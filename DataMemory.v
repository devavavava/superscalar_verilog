==> flow/design.v <==
module DataMemory(
    input         clk,
    input         Read,
    input         Write,
    input  [15:0] Addr,      
    input  [15:0] D_In,      
    output reg [15:0] D_Out  
);
  reg [7:0] mem [0:255];
  integer i;
  initial begin
    for (i = 0; i < 256; i = i + 1)
        mem[i] = 8'h00;
    mem[100] = 8'h9C;   
    mem[101] = 8'h40;   
    mem[102] = 8'h75;   
    mem[103] = 8'h30;   
    mem[120] = 8'hAA;   
    mem[121] = 8'hAA;   
    mem[122] = 8'h55;   
    mem[123] = 8'h55;   
  end
  always @(negedge clk) begin
    if (Write) begin
      mem[Addr]     <= D_In[15:8];  
      mem[Addr + 1] <= D_In[7:0];   
    end
    if (Read) begin
      D_Out <= {mem[Addr], mem[Addr + 1]};  
    end else begin
      D_Out <= 16'b0;
    end
  end
endmodule
### Tool chain data of DataMemory

What the tools print for DataMemory, step after step.
Lines are those of the file above, counted from 1.
Cell names lack the library's common part.
Not given: -

| set-up | value |
|---|---|
| design top | DataMemory |
| clock | clk |
| standard-cell library | sky130hd |
| corner | tt_025C_1v80 |

### Word level

Yosys after proc, flatten, opt, wreduce and memory -nomap, before mapping. Enables and synchronous resets that opt folds into registers are not counted as muxes. Memory bits, and registers merged into a memory's read port (data or address), are not among the register bits. Print and check cells are not counted.
Memory sizes are those after Yosys's memory passes, which may raise the word count (mostly to a power of two), join words into wider ones and drop unused or constant bits.

| cells by class | value |
|---|---|
| add/subtract/negate cells | 1 |
| multiplexer cells | 5 |
| reductions and logical operators | 2 |

Operators with widths:

| operator | number |
|---|---|
| 8-bit 2-to-1 mux | 4 |
| 8-bit by 1-bit adder with 8-bit output (second input constant) | 1 |
| 1-bit zero test | 2 |
| 1-bit 2-to-1 mux | 1 |

| bit counts | value |
|---|---|
| flip-flop bits (word level) | 0 |
| memory bits (writable) | 2048 |
| clocked read ports x word width | 16 |
| memories kept | 1 |
| input bits | 35 |
| cells after elaboration | 9 |

Memories:

| name | words | bits a word | rd ports | wr ports | line | source |
|---|---|---|---|---|---|---|
| mem | 256 | 8 | 2 | 2 | 9 | `reg [7:0] mem [0:255];` |

### Logic depth

Yosys ltp: most cells in a row. Word level: on the elaborated netlist, between registers, memories and ports. Mapped: between sequential cells and ports; inverters and the memories' decode and read muxes count.

| depth | value |
|---|---|
| depth in word-level cells | 2 |
| ABC_AREA | 0 |
| mapped depth | 20 |
| depth with buffers taken out | 9 |

### After synthesis

Yosys stat after the flow's synthesis: flattened, memories mapped to cells. It holds for the ABC_AREA given above (unset counts as 0); a run with the other value may have another netlist.
Totals and module areas in this step are rounded.

Cells by type:

| cell | number | area in all (um2) |
|---|---|---|
| edfxtp_1 | 2048 | 6.15E+04 |
| mux4_2 | 1220 | 2.75E+04 |
| mux2_2 | 1942 | 2.19E+04 |
| clkbuf_1 | 587 | 2.2E+03 |
| nand2_1 | 349 | 1.31E+03 |
| mux2_1 | 107 | 1.2E+03 |
| o22ai_1 | 139 | 869.584 |
| nor2_4 | 69 | 776.995 |
| buf_2 | 155 | 775.744 |
| buf_4 | 82 | 615.59 |
| nor2_2 | 81 | 506.736 |
| o21ai_0 | 93 | 465.446 |
| a22oi_1 | 58 | 435.418 |
| mux2i_1 | 41 | 410.394 |
| nand3_1 | 79 | 395.379 |
| buf_6 | 32 | 360.346 |
| dfxtp_1 | 16 | 320.307 |
| nor2_1 | 59 | 221.462 |

Not listed: further types 54, cells in them 341.

| synthesis totals | value |
|---|---|
| mapped cells | 7498 |
| synthesis area | 124000 um2 |
| area of sequential cells | 61800 um2 |
| mapped flip-flops | 2064 |
| buffer cells | 888 |

Lab notebook: DataMemory

Flow measurements of DataMemory on sky130hd: 2 stored runs with different settings, listed in no order. Input and output delays are each 20% of the period that was set; the output load is 0.01 pF.
"total power of the final layout" is the tool's figure for a default switching activity; nothing was simulated.
The results are shown rounded.

#### Entry A

| setting | value |
|---|---|
| period_ns | `9.24` |
| CORE_UTILIZATION | `22` |
| PLACE_DENSITY_LB_ADDON | `0.14` |
| HOLD_SLACK_MARGIN | `0.05` |
| CORE_MARGIN | `6` |
| CELL_PAD_IN_SITES_GLOBAL_PLACEMENT | `3` |
| CAP_MARGIN | `5` |
| MIN_ROUTING_LAYER | `met2` |
| MAX_ROUTING_LAYER | `met5` |
| SLEW_MARGIN | `20` |

| result | value |
|---|---|
| setup slack of the critical path | -136 ps |
| synthesized cell area | 124000 um2 |
| worst hold slack after layout | 1280 ps |
| total power of the final layout | 30800 uW |
| standard-cell area after routing | 168000 um2 |
| die size | 582000 um2 |
| final utilization | 30.0 % |
| summed negative setup slack | -325 ps |

#### Entry B

| setting | value |
|---|---|
| period_ns | `17.2` |
| CORE_UTILIZATION | `58` |
| PLACE_DENSITY_LB_ADDON | `0.17` |
| HOLD_SLACK_MARGIN | `0.29` |
| CORE_ASPECT_RATIO | `1.65` |
| CORE_MARGIN | `9` |
| CELL_PAD_IN_SITES_DETAIL_PLACEMENT | `1` |
| CTS_CLUSTER_SIZE | `61` |
| SLEW_MARGIN | `15` |
| CAP_MARGIN | `20` |

| result | value |
|---|---|
| setup slack of the critical path | 1040 ps |
| synthesized cell area | 124000 um2 |
| final utilization | 67.8 % |
| total power of the final layout | 15200 uW |
| summed negative setup slack | 0 ps |
| worst hold slack after layout | 1140 ps |
| standard-cell area after routing | 144000 um2 |
| die size | 231000 um2 |
